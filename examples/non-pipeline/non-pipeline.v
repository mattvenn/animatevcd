==> flow/design.v <==
`default_nettype none
module non_pipeline(
    input clk,
    input [7:0] a,
    input [7:0] b,
    input [7:0] c,
    input [7:0] d,
    input start,
    output busy,
    output reg [15:0] out
    );
    reg [7:0] count = 0;
    reg [15:0] stage1;
    reg [15:0] stage2;
    always @(posedge clk) begin
        count <= count + 1;
    end
    reg [1:0] process = 0;  
    assign busy = (process > 0);
    always @(posedge clk) begin
        if(start | busy) begin
            case(process)
                0: begin stage1 <= a * b; process <= process + 1; end
                1: begin stage2 <= stage1 * c; process <= process + 1; end
                2: begin out <= stage2 + d; process <= 0; end
            endcase
        end
    end
endmodule
Step by step through the tools: non_pipeline
What the tools print for non_pipeline, step after step.
Lines are those of the file above, counted from 1.
{"block": "setup", "design": "non_pipeline", "clock": "clk", "lib": "sky130hd", "pvt_corner": "tt_025C_1v80"}

After elaboration
Counts by Yosys on the flattened word-level netlist (proc, flatten, opt, wreduce; memories kept). Register bits leave out memories and registers merged into their read ports (data or address). Print and check cells are left out. Cells with the same type and inputs are merged into one.
{"block": "word_totals", "reg_bits": 50, "in_bits": 34, "output_inout_bits": 17, "word_cells": 20}
{"block": "classes", "n_mux": 1, "cmp": 1, "n_mul": 2, "n_addsub": 2, "bitwise": 1, "n_eq": 2, "reduce_and_logical": 7}
{"block": "op_table", "cell": "16-bit by 8-bit multiplier with 16-bit output", "count": 1}
{"block": "op_table", "cell": "8-bit by 8-bit multiplier with 16-bit output", "count": 1}
{"block": "op_table", "cell": "16-bit by 8-bit adder with 16-bit output", "count": 1}
{"block": "op_table", "cell": "2-bit AND reduction", "count": 4}
{"block": "op_table", "cell": "2-bit case mux with 2-bit select", "count": 1}
{"block": "op_table", "cell": "2-bit by 1-bit adder with 2-bit output (second input constant)", "count": 1}
{"block": "op_table", "cell": "2-bit by 1-bit greater-than comparator with 1-bit output (second input constant)", "count": 1}
{"block": "op_table", "cell": "2-bit by 1-bit == test with 1-bit output (second input constant)", "count": 1}
{"block": "op_table", "cell": "2-bit == test (second input constant)", "count": 1}
{"block": "op_table", "cell": "2-bit logical NOT", "count": 1}
{"block": "op_table", "cell": "2-bit nonzero test", "count": 1}
{"block": "op_table", "cell": "2-bit OR reduction", "count": 1}
{"block": "op_table", "cell": "1-bit OR", "count": 1}

Depth
Depth = most cells in a row (Yosys ltp): at word level without a register or memory, in the mapped netlist without a sequential cell, where the memories' decode and read muxes count.
{"block": "logic_depth", "word_depth": 4, "abc_area": 0, "mapped_depth": 17, "depth_no_buf": 16}

Synthesis result
Source: synth_stat.txt of the flow (Yosys; design flattened, memories mapped). It holds for the ABC_AREA given above (unset counts as 0); a run with the other value may have another netlist.
The area totals of this step are shown rounded.
{"block": "types", "cell": "sky130_fd_sc_hd__fa_1", "count": 97, "area_total_um2": 1.94E+03}
{"block": "types", "cell": "sky130_fd_sc_hd__edfxtp_1", "count": 50, "area_total_um2": 1501.44}
{"block": "types", "cell": "sky130_fd_sc_hd__ha_1", "count": 73, "area_total_um2": 913.376}
{"block": "types", "cell": "sky130_fd_sc_hd__and2_1", "count": 127, "area_total_um2": 794.512}
{"block": "types", "cell": "sky130_fd_sc_hd__inv_1", "count": 136, "area_total_um2": 510.49}
{"block": "types", "cell": "sky130_fd_sc_hd__xnor2_1", "count": 35, "area_total_um2": 306.544}
{"block": "types", "cell": "sky130_fd_sc_hd__nand2_1", "count": 50, "area_total_um2": 187.68}
{"block": "types", "cell": "sky130_fd_sc_hd__o21ai_0", "count": 18, "area_total_um2": 90.086}
{"block": "types", "cell": "sky130_fd_sc_hd__a21oi_1", "count": 17, "area_total_um2": 85.082}
{"block": "types", "cell": "sky130_fd_sc_hd__nor2_1", "count": 20, "area_total_um2": 75.072}
{"block": "types", "cell": "sky130_fd_sc_hd__xor2_1", "count": 7, "area_total_um2": 61.309}
{"block": "types", "cell": "sky130_fd_sc_hd__a21o_1", "count": 6, "area_total_um2": 45.043}
{"block": "types", "cell": "sky130_fd_sc_hd__nor2b_1", "count": 7, "area_total_um2": 43.792}
{"block": "types", "cell": "sky130_fd_sc_hd__nor4_1", "count": 6, "area_total_um2": 37.536}
{"block": "types", "cell": "sky130_fd_sc_hd__o21a_1", "count": 5, "area_total_um2": 37.536}
{"block": "types", "cell": "sky130_fd_sc_hd__a311o_1", "count": 3, "area_total_um2": 30.029}
{"block": "types", "cell": "sky130_fd_sc_hd__a221oi_4", "count": 1, "area_total_um2": 26.275}
{"block": "types", "cell": "sky130_fd_sc_hd__clkbuf_1", "count": 7, "area_total_um2": 26.275}
Other cell types: 27; their cells: 44.
{"block": "synth_totals", "stdcells": 709, "seqArea_um2": 1500, "flip_flops": 50, "n_buf": 7, "mapped_area_um2": 7040}

Path before layout
Path of least setup slack by OpenSTA after synthesis, without wires, with an ideal clock, recovery checks aside; 20% of the period is set as input and as output delay. Where synthesis merged equal registers, the netlist keeps one of their names.
{"block": "synth_timing", "kind": "input -> register", "startpoint": "input c[2]", "endpoint": "register stage2[15]", "path_buffers": 1, "driving_pins": 16, "t_first_pin_ps": 2200, "t_required_ps": 10740, "clock_period_ps": 11000, "slack_ps": 4837, "in_delay_ps": 2200, "setup_time_ps": 260, "path_delay_ps": 3963, "arrival_ps": 5903, "period_less_setup_slack_ps": 6163}
"path_delay_ps" is the arrival time less input delay plus setup time.
"driving_pins" counts driving pins, that of a launching flip-flop among them; a cell with two outputs on the path counts twice.
"period_less_setup_slack_ps" is the clock period less the worst setup slack; recovery checks do not enter. This is arithmetic on one report: input and output delays are still those of the set period (20% each).
Between the ends stands the longest chain of elaborated cells between them, by number of cells; it is not shown to be the way that was timed. Of several equally long chains one is given.
A line is the first line of the expression or statement that the cell stems from. Yosys adds cells for indexed reads and writes and turns some case tables into memories.
{"block": "synth_between", "cell_sequence": "sky130_fd_sc_hd__clkbuf_1 sky130_fd_sc_hd__nand2_1 sky130_fd_sc_hd__fa_1 sky130_fd_sc_hd__fa_1 sky130_fd_sc_hd__inv_1 sky130_fd_sc_hd__fa_1 sky130_fd_sc_hd__inv_1 sky130_fd_sc_hd__fa_1 sky130_fd_sc_hd__inv_1 sky130_fd_sc_hd__ha_1 sky130_fd_sc_hd__a21o_1 sky130_fd_sc_hd__a21oi_1 sky130_fd_sc_hd__a21boi_1 sky130_fd_sc_hd__o32a_1 sky130_fd_sc_hd__a31oi_1 sky130_fd_sc_hd__xnor2_1", "elab_chain_len": 1, "cone_cells": 1, "lines_between": 1, "classes_between": "mul: 1"}
{"block": "synth_lines", "item": "start, declared", "line_no": 6, "rtl": "input [7:0] c,"}
{"block": "synth_lines", "item": "16-bit by 8-bit multiplier with 16-bit output", "line_no": 24, "rtl": "1: begin stage2 <= stage1 * c; process <= process + 1; end"}
{"block": "synth_lines", "item": "end, assigned", "line_no": 24}
{"block": "synth_lines", "item": "end, declared", "line_no": 14, "rtl": "reg [15:0] stage2;"}

Path in the finished layout
Path of least setup slack in the final report of job 1 (OpenROAD, finished layout, wires in). Where an end is a register, its clock arrival counts in the times.
The report prints the path's times to 10 ps; the period is as set.
{"block": "layout_timing", "kind": "input -> register", "startpoint": "input c[4]", "endpoint": "register stage2[15]", "t_required_ps": 4040, "slack_ps": -290, "in_delay_ps": 800, "path_buffers": 2, "t_first_pin_ps": 800, "clock_period_ps": 3990, "arrival_ps": 4330, "driving_pins": 16, "setup_time_ps": 250}
Between the ends stands the longest chain of elaborated cells between them, by number of cells; it is not shown to be the way that was timed. Of several equally long chains one is given.
{"block": "layout_between", "cell_sequence": "sky130_fd_sc_hd__buf_6 sky130_fd_sc_hd__buf_6 sky130_fd_sc_hd__and2_4 sky130_fd_sc_hd__fa_2 sky130_fd_sc_hd__fa_1 sky130_fd_sc_hd__inv_1 sky130_fd_sc_hd__fa_1 sky130_fd_sc_hd__fa_2 sky130_fd_sc_hd__inv_2 sky130_fd_sc_hd__ha_4 sky130_fd_sc_hd__a21o_1 sky130_fd_sc_hd__a21oi_4 sky130_fd_sc_hd__a21boi_2 sky130_fd_sc_hd__o32a_1 sky130_fd_sc_hd__a31oi_1 sky130_fd_sc_hd__xnor2_1", "elab_chain_len": 1, "cone_cells": 1, "lines_between": 1, "classes_between": "mul: 1"}
{"block": "layout_lines", "item": "start, declared", "line_no": 6, "rtl": "input [7:0] c,"}
{"block": "layout_lines", "item": "16-bit by 8-bit multiplier with 16-bit output", "line_no": 24, "rtl": "1: begin stage2 <= stage1 * c; process <= process + 1; end"}
{"block": "layout_lines", "item": "end, assigned", "line_no": 24}
{"block": "layout_lines", "item": "end, declared", "line_no": 14, "rtl": "reg [15:0] stage2;"}

==> results <==
Measured data: module non_pipeline, platform sky130hd, 2 stored runs of the flow under differing settings, order arbitrary. Input and output delays are each 20% of the period that was set; the output load is 0.01 pF.
The results are shown rounded.

{"run": "job 1", "settings": { "period_ns": 3.99, "CORE_UTILIZATION": 35, "SETUP_SLACK_MARGIN": 0.33, "CORE_ASPECT_RATIO": 0.95, "CORE_MARGIN": 8, "CELL_PAD_IN_SITES_GLOBAL_PLACEMENT": 2, "ABC_AREA": 0, "CTS_CLUSTER_SIZE": 43, "CTS_CLUSTER_DIAMETER": 270, "CAP_MARGIN": 20, "SLEW_MARGIN": 10, "MIN_ROUTING_LAYER": "met2", "MAX_ROUTING_LAYER": "met4" }, "results": { "tns_ps": -1970, "yosys.chip_area_um2": 7040, "final_die_area_um2": 24900, "fin_ws_ps": -288, "cell_area_final_um2": 9500, "hold_worst_slack_ps": 539 }}
{"run": "job 2", "settings": { "period_ns": 4.3, "CORE_UTILIZATION": 20, "CORE_ASPECT_RATIO": 0.54, "CORE_MARGIN": 2, "CELL_PAD_IN_SITES_GLOBAL_PLACEMENT": 3, "CELL_PAD_IN_SITES_DETAIL_PLACEMENT": 0, "TNS_END_PERCENT": 5, "CTS_CLUSTER_SIZE": 22, "SLEW_MARGIN": 0, "MIN_ROUTING_LAYER": "met2", "CAP_MARGIN": 20 }, "results": { "tns_ps": -952, "yosys.chip_area_um2": 7040, "final_die_area_um2": 36800, "fin_ws_ps": -208, "cell_area_final_um2": 9370, "hold_worst_slack_ps": 578 }}
